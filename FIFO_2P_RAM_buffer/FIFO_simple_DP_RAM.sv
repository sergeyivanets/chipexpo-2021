==> flow/design.v <==
`timescale 1 ns / 1 ns
`default_nettype none 
module simple_dual_port_RAM
#(
  parameter DATA_WIDTH = 8, 
            ADDR_WIDTH = 4,
            LATENCY    = 3  
)
(
  input wire                      clk,
  input  wire                      write_enable, 
  input  wire  [(ADDR_WIDTH-1):0]  write_addr,
  input  wire  [(DATA_WIDTH-1):0]  data_in,
  input  wire                      read_enable, 
  input  wire [(ADDR_WIDTH-1):0]   read_addr, 
  output wire [(DATA_WIDTH-1):0]   data_out
);
  logic [DATA_WIDTH-1:0] dp_ram [0:2**ADDR_WIDTH-1];
  logic  [DATA_WIDTH - 1:0] write_data_int   [LATENCY - 1:0];
  logic  [ADDR_WIDTH - 1:0] write_addr_int   [LATENCY - 1:0];
  logic                     write_enable_int [LATENCY - 1:0];
  logic  [DATA_WIDTH - 1:0] read_data_int    [LATENCY - 2:0];
  int i;
  always @ (posedge clk)
  begin
    write_data_int [0] <= #1 data_in;
    for (i = 1; i < LATENCY; i = i + 1)
      write_data_int [i] <= #1 write_data_int [i - 1];
  end
  always @ (posedge clk)
  begin
    write_addr_int [0] <= #1 write_addr;
    for (i = 1; i < LATENCY; i = i + 1)
      write_addr_int [i] <= #1 write_addr_int [i - 1];
  end
  always @ (posedge clk)
  begin
    write_enable_int [0] <= #1 write_enable;
    for (i = 1; i < LATENCY; i = i + 1)
      write_enable_int [i] <= #1 write_enable_int [i - 1];
  end
  always @ (posedge clk)
  begin
    if (write_enable_int[LATENCY - 1])
      dp_ram [write_addr_int[LATENCY - 1] ] <= #1 write_data_int [LATENCY - 1];
  end
  always @ (posedge clk)
  begin
    read_data_int [0] <= #1 dp_ram [read_addr];
    for (i = 1; i < LATENCY - 1; i = i + 1)
      read_data_int [i] <= #1 read_data_int [i - 1];
  end
  assign data_out = read_data_int [LATENCY - 2];
endmodule
`timescale 1 ns / 1 ns
`default_nettype none 
module fifo_simple_DP_RAM
#(
  parameter   FIFO_DEPTH         = 256,
              FIFO_DATA_WIDTH    = 8,
              ALMOST_FULL_DEPTH  = 2,
              ALMOST_EMPTY_DEPTH = 2,
              LATENCY            = 3  
)
(
  input wire                           clk,
  input wire                           reset,
  input wire                           write,
  input wire                           read,
  input wire     [FIFO_DATA_WIDTH-1:0] write_data,
  output wire    [FIFO_DATA_WIDTH-1:0] read_data,
  output wire                          empty,
  output wire                          full
);
  localparam FIFO_PTR_WIDTH   = $clog2(FIFO_DEPTH) + 1;
  logic    [FIFO_PTR_WIDTH-1:0]  rd_ptr;
  logic    [FIFO_PTR_WIDTH-1:0]  wr_ptr;
  logic                         write_enable;
  logic   [FIFO_DATA_WIDTH-1:0] read_data_wire;
  simple_dual_port_RAM 
  # (.DATA_WIDTH  ( FIFO_DATA_WIDTH                  ),
     .ADDR_WIDTH  ( FIFO_PTR_WIDTH                   ),
     .LATENCY     ( LATENCY                          )
  )
  fifo_array
  (
    .clk          ( clk                              ),
    .write_enable ( write                            ),
    .write_addr   ( wr_ptr                           ),
    .data_in      ( write_data                       ),
    .read_enable  ( read                             ),
    .read_addr    ( rd_ptr                           ),
    .data_out     ( read_data_wire                   )
  );
  always @ (posedge clk)
  begin
    if (reset)
        wr_ptr <= #1 {FIFO_PTR_WIDTH{1'b0}};
    else if (write & !full)
        wr_ptr <= #1 wr_ptr + 1'b1;
  end
  always @ (posedge clk)
  begin
    if (reset)
      rd_ptr   <= #1 {FIFO_PTR_WIDTH{1'b0}};
    else if (read & !empty)
        rd_ptr <= #1 rd_ptr + 1'b1;
  end
  assign full  = 
         (wr_ptr[FIFO_PTR_WIDTH-1] ^ rd_ptr[FIFO_PTR_WIDTH-1]) 
       & (wr_ptr[FIFO_PTR_WIDTH-2:0] == rd_ptr[FIFO_PTR_WIDTH-2:0]);
  assign empty = (wr_ptr == rd_ptr);
  assign read_data = read_data_wire;
endmodule
* Reports on fifo_simple_DP_RAM
The steps from the RTL of fifo_simple_DP_RAM to its reports follow in flow order. Lines are those of the file above, counted from 1. Operators: Yosys type, input widths -> output width; for muxes data width and select width s. Cell names lack the library's common part. A cell with n/a has no value.
Set-up: design top fifo_simple_DP_RAM, clock clk, library sky130hd, library corner tt_025C_1v80

* After elaboration
Source: Yosys, flattened and elaborated. Widths are those after wreduce; folded enables and synchronous resets count as part of the registers. Registers that Yosys merges into a memory's read port (data or address) are not register bits. Print and check cells do not count. Equal cells are merged and count once. Yosys's memory passes give these memory sizes; they may raise the number of words (mostly to a power of two), join words into wider ones and drop unused or constant bits.
Storage and ports: register bits 80, RAM bits 4096, word width x clocked read ports 8, memories kept 1, input bits 12, output and inout port bits 10, elaborated cells 26
Memories:
- fifo_array.dp_ram | words 512, width 8, rd ports 1, write ports 1, RTL line 18 | logic [DATA_WIDTH-1:0] dp_ram [0:2**ADDR_WIDTH-1];
Operators by class: add/subtract/negate cells 2, eq/ne operators 2, mux-type cells 3, bitwise gates (word level) 4, reduce/logical cells 2
Operators with widths (number):
- $add 9x1->9 const B | 2
- $eq 9x9->1 | 1
- $mux 9 | 1
- $eq 8x8->1 | 1
- $mux 8 | 1
- $and 1x1->1 | 3
- $logic_not 1->1 | 2
- $xor 1x1->1 | 1
- $mux 1 | 1

* Longest topological paths
Depth = most cells in a row (Yosys ltp): at word level without a register or memory, in the mapped netlist without a sequential cell, where the memories' decode and read muxes count.
Depth: depth in word-level cells 4, ABC_AREA 0, depth in mapped cells 14, depth with buffers taken out 7

* Mapped cells and area
Yosys stat after the flow's synthesis: flattened, memories mapped to cells. It holds for the ABC_AREA given above (unset counts as 0); a run with the other value may have another netlist. Totals and module areas in this step are rounded.
Cells by type:
- edfxtp_1 | number 4096, area in all 1.23E+05 µm²
- mux4_2 | number 969, area in all 2.18E+04 µm²
- mux2i_1 | number 394, area in all 3.94E+03 µm²
- nor2_1 | number 573, area in all 2.15E+03 µm²
- dfxtp_1 | number 88, area in all 1761.69 µm²
- nand2_1 | number 184, area in all 690.662 µm²
- buf_2 | number 136, area in all 680.653 µm²
- clkbuf_1 | number 171, area in all 641.866 µm²
- o221ai_1 | number 68, area in all 595.571 µm²
- a21oi_1 | number 115, area in all 575.552 µm²
- a221oi_1 | number 63, area in all 551.779 µm²
- buf_4 | number 69, area in all 517.997 µm²
- buf_6 | number 44, area in all 495.475 µm²
- o21ai_0 | number 78, area in all 390.374 µm²
- o22ai_1 | number 61, area in all 381.616 µm²
- a22oi_1 | number 43, area in all 322.81 µm²
- mux2_2 | number 22, area in all 247.738 µm²
- a211oi_1 | number 32, area in all 240.23 µm²
Not listed: further types 51, cells in them 324.
Synthesis totals: standard cells after synthesis 7530, synthesis area 160000 µm², area of sequential cells 120000 µm², mapped flip-flops 4184, buffer cells 466
By module: a second synthesis without flattening, with its own total; a netlist apart from the flattened one above.
Unflattened totals: cells (unflattened synthesis) 8206, area (unflattened synthesis) 160000 µm²
Each row is one instance without its submodules.
By module:
- simple_dual_port_RAM | times used 1, cells 8092, area 160000 µm², seq. area 120000 µm²
- fifo_simple_DP_RAM | times used 1, cells 114, area 990 µm², seq. area 360 µm²

* Worst setup path after synthesis
OpenSTA on the mapped netlist: ideal clock, no wires. The path of least setup slack (recovery checks aside). Input and output delay are each 20% of the period. Register names are those of the netlist, which keeps one name where synthesis merged equal registers.
Timing path after synthesis: path kind flip-flop to flip-flop, from reg fifo_array.write_data_int[2][0], to mem fifo_array.dp_ram[0][0], period 9.36 ns, library setup time 1.506 ns, launch time at the first pin 0.000 ns, data arrival time 6.499 ns, required time 7.854 ns, setup slack 1.356 ns, path delay 8.005 ns, stages 1, buffers on the path 0, period reached after synthesis 8.004 ns
"path delay" is the arrival time less input delay plus setup time. "stages": output pins that drive a net of the path, with the launching flip-flop's if there is one; two outputs of one cell count as two. "period reached after synthesis" is the clock period less the worst setup slack; recovery checks do not enter. This is arithmetic on one report: input and output delays are still those of the set period (20% each). The rows between start and end are the longest chain of elaborated cells between them; the timing report does not say that the signal goes this way. Where chains are equally long, one stands for them. Each line given opens the expression or statement behind the cell; cells for indexed reads and writes are added by Yosys, which also makes memories of some case tables.
On the way, after synthesis: cells stage by stage dfxtp_1, cells in the longest elaborated chain 1, elaborated cells on any way between the ends 1, RTL lines with such cells 1, classes of those cells mux: 1
Ends and longest elaborated chain, after synthesis:
- start: declaration | RTL line 19 | logic  [DATA_WIDTH - 1:0] write_data_int   [LATENCY - 1:0];
- start: assignment | RTL line 28 | write_data_int [i] <= #1 write_data_int [i - 1];
- $mux 8 | RTL line 44 | if (write_enable_int[LATENCY - 1])
- end: declaration | RTL line 18 | logic [DATA_WIDTH-1:0] dp_ram [0:2**ADDR_WIDTH-1];

* Timing after layout
Path of least setup slack in the final report of flow run B (OpenROAD, finished layout, wires in). Where an end is a register, its clock arrival counts in the times.
Timing path post-layout: path kind flip-flop to output port, from reg rd_ptr[2], to out empty, period 5.8 ns, output delay 1.16 ns, launch time at the first pin 0.99 ns, data arrival time 4.00 ns, required time 4.64 ns, setup slack 0.64 ns, stages 6, buffers on the path 1
The rows between start and end are the longest chain of elaborated cells between them; the timing report does not say that the signal goes this way. Where chains are equally long, one stands for them.
On the way, post-layout: cells stage by stage dfxtp_4 xor2_1 nor4_1 nand2_1 nor2_1 clkdlybuf4s50_1, cells in the longest elaborated chain 1, elaborated cells on any way between the ends 1, RTL lines with such cells 1, classes of those cells eq/ne: 1
Ends and longest elaborated chain, post-layout:
- start: declaration | RTL line 76 | logic    [FIFO_PTR_WIDTH-1:0]  rd_ptr;
- start: assignment | RTL line 105 | rd_ptr   <= #1 {FIFO_PTR_WIDTH{1'b0}};
- start: assignment | RTL line 107 | rd_ptr <= #1 rd_ptr + 1'b1;
- $eq 9x9->1 | RTL line 112 | assign empty = (wr_ptr == rd_ptr);
- end: declaration | RTL line 72 | output wire                          empty,

Measured data: module fifo_simple_DP_RAM, platform sky130hd, 2 stored runs of the flow under differing settings, order arbitrary. Input and output delays are each 20% of the period that was set; the output load is 0.01 pF.
"period achieved": clock period set for the run, less the worst setup slack. It is reckoned from that one timing run; input and output delays stay at 20% of the period that was set.
"worst setup path time" means the part of the period allowed to the worst setup path (the constraints hold back 20% at inputs and 20% at outputs) less its slack; where the path has registers, the arrival times of their clocks count too.
"total power of the final layout" rests on the timing tool's default activity at the inputs, not on a simulated workload.
Values from the reports are rounded here.

[flow run A] flow files
==> flow/run.sh <==
#!/bin/bash
# the make line also repeats the synthesis and layout settings of config.mk as NAME=value (left out here)
make -C /OpenROAD-flow-scripts/flow DESIGN_CONFIG=/design/flow/config.mk WORK_HOME=/design/flow/orfs CLKGATE_MAP_FILE= finish
==> flow/config.mk <==
export PLATFORM = sky130hd
export DESIGN_NAME = fifo_simple_DP_RAM
export DESIGN_NICKNAME = fifo_simple_DP_RAM
export VERILOG_FILES = /design/flow/design.v
export SDC_FILE = /design/flow/constraint.sdc
export NUM_CORES = 4
export LEC_CHECK = 0
export ABC_AREA = 0
export CAP_MARGIN = 0
export CELL_PAD_IN_SITES_DETAIL_PLACEMENT = 2
export CELL_PAD_IN_SITES_GLOBAL_PLACEMENT = 2
export CORE_MARGIN = 2
export CORE_UTILIZATION = 60
export CTS_CLUSTER_DIAMETER = 350
export GPL_ROUTABILITY_DRIVEN = 0
export GPL_TIMING_DRIVEN = 0
export HOLD_SLACK_MARGIN = 0.24
export MAX_ROUTING_LAYER = met4
export PLACE_DENSITY_LB_ADDON = 0.17
export SETUP_SLACK_MARGIN = 0.38
export SLEW_MARGIN = 20
==> flow/constraint.sdc <==
create_clock -name core_clock -period 5.8 [get_ports {clk}]
set_input_delay 1.1600 -clock core_clock [delete_from_list [all_inputs] [get_ports {clk}]]
set_output_delay 1.1600 -clock core_clock [all_outputs]
set_load 0.01 [all_outputs]

[flow run A] result: incomplete, placement halted on DPL-0033

[flow run B] flow files
==> flow/run.sh <==
#!/bin/bash
# the make line also repeats the synthesis and layout settings of config.mk as NAME=value (left out here)
make -C /OpenROAD-flow-scripts/flow DESIGN_CONFIG=/design/flow/config.mk WORK_HOME=/design/flow/orfs CLKGATE_MAP_FILE= finish
==> flow/config.mk <==
export PLATFORM = sky130hd
export DESIGN_NAME = fifo_simple_DP_RAM
export DESIGN_NICKNAME = fifo_simple_DP_RAM
export VERILOG_FILES = /design/flow/design.v
export SDC_FILE = /design/flow/constraint.sdc
export NUM_CORES = 4
export LEC_CHECK = 0
export CAP_MARGIN = 20
export CELL_PAD_IN_SITES_DETAIL_PLACEMENT = 0
export CELL_PAD_IN_SITES_GLOBAL_PLACEMENT = 1
export CORE_MARGIN = 6
export CORE_UTILIZATION = 47
export CTS_CLUSTER_DIAMETER = 219
export PLACE_DENSITY_LB_ADDON = 0.11
export SLEW_MARGIN = 20
==> flow/constraint.sdc <==
create_clock -name core_clock -period 5.8 [get_ports {clk}]
set_input_delay 1.1600 -clock core_clock [delete_from_list [all_inputs] [get_ports {clk}]]
set_output_delay 1.1600 -clock core_clock [all_outputs]
set_load 0.01 [all_outputs]

[flow run B] result: total power of the final layout 0.068 W; worst setup path time 4.00 ns; kind of the worst setup path flip-flop to output port; standard-cell area after layout 180000 µm²; smallest setup slack 0.64 ns; setup TNS 0.000 ns; post-route worst hold slack 0.32 ns; Yosys chip area after synthesis 160000 µm²; period achieved 5.157 ns; total die area 360000 µm²
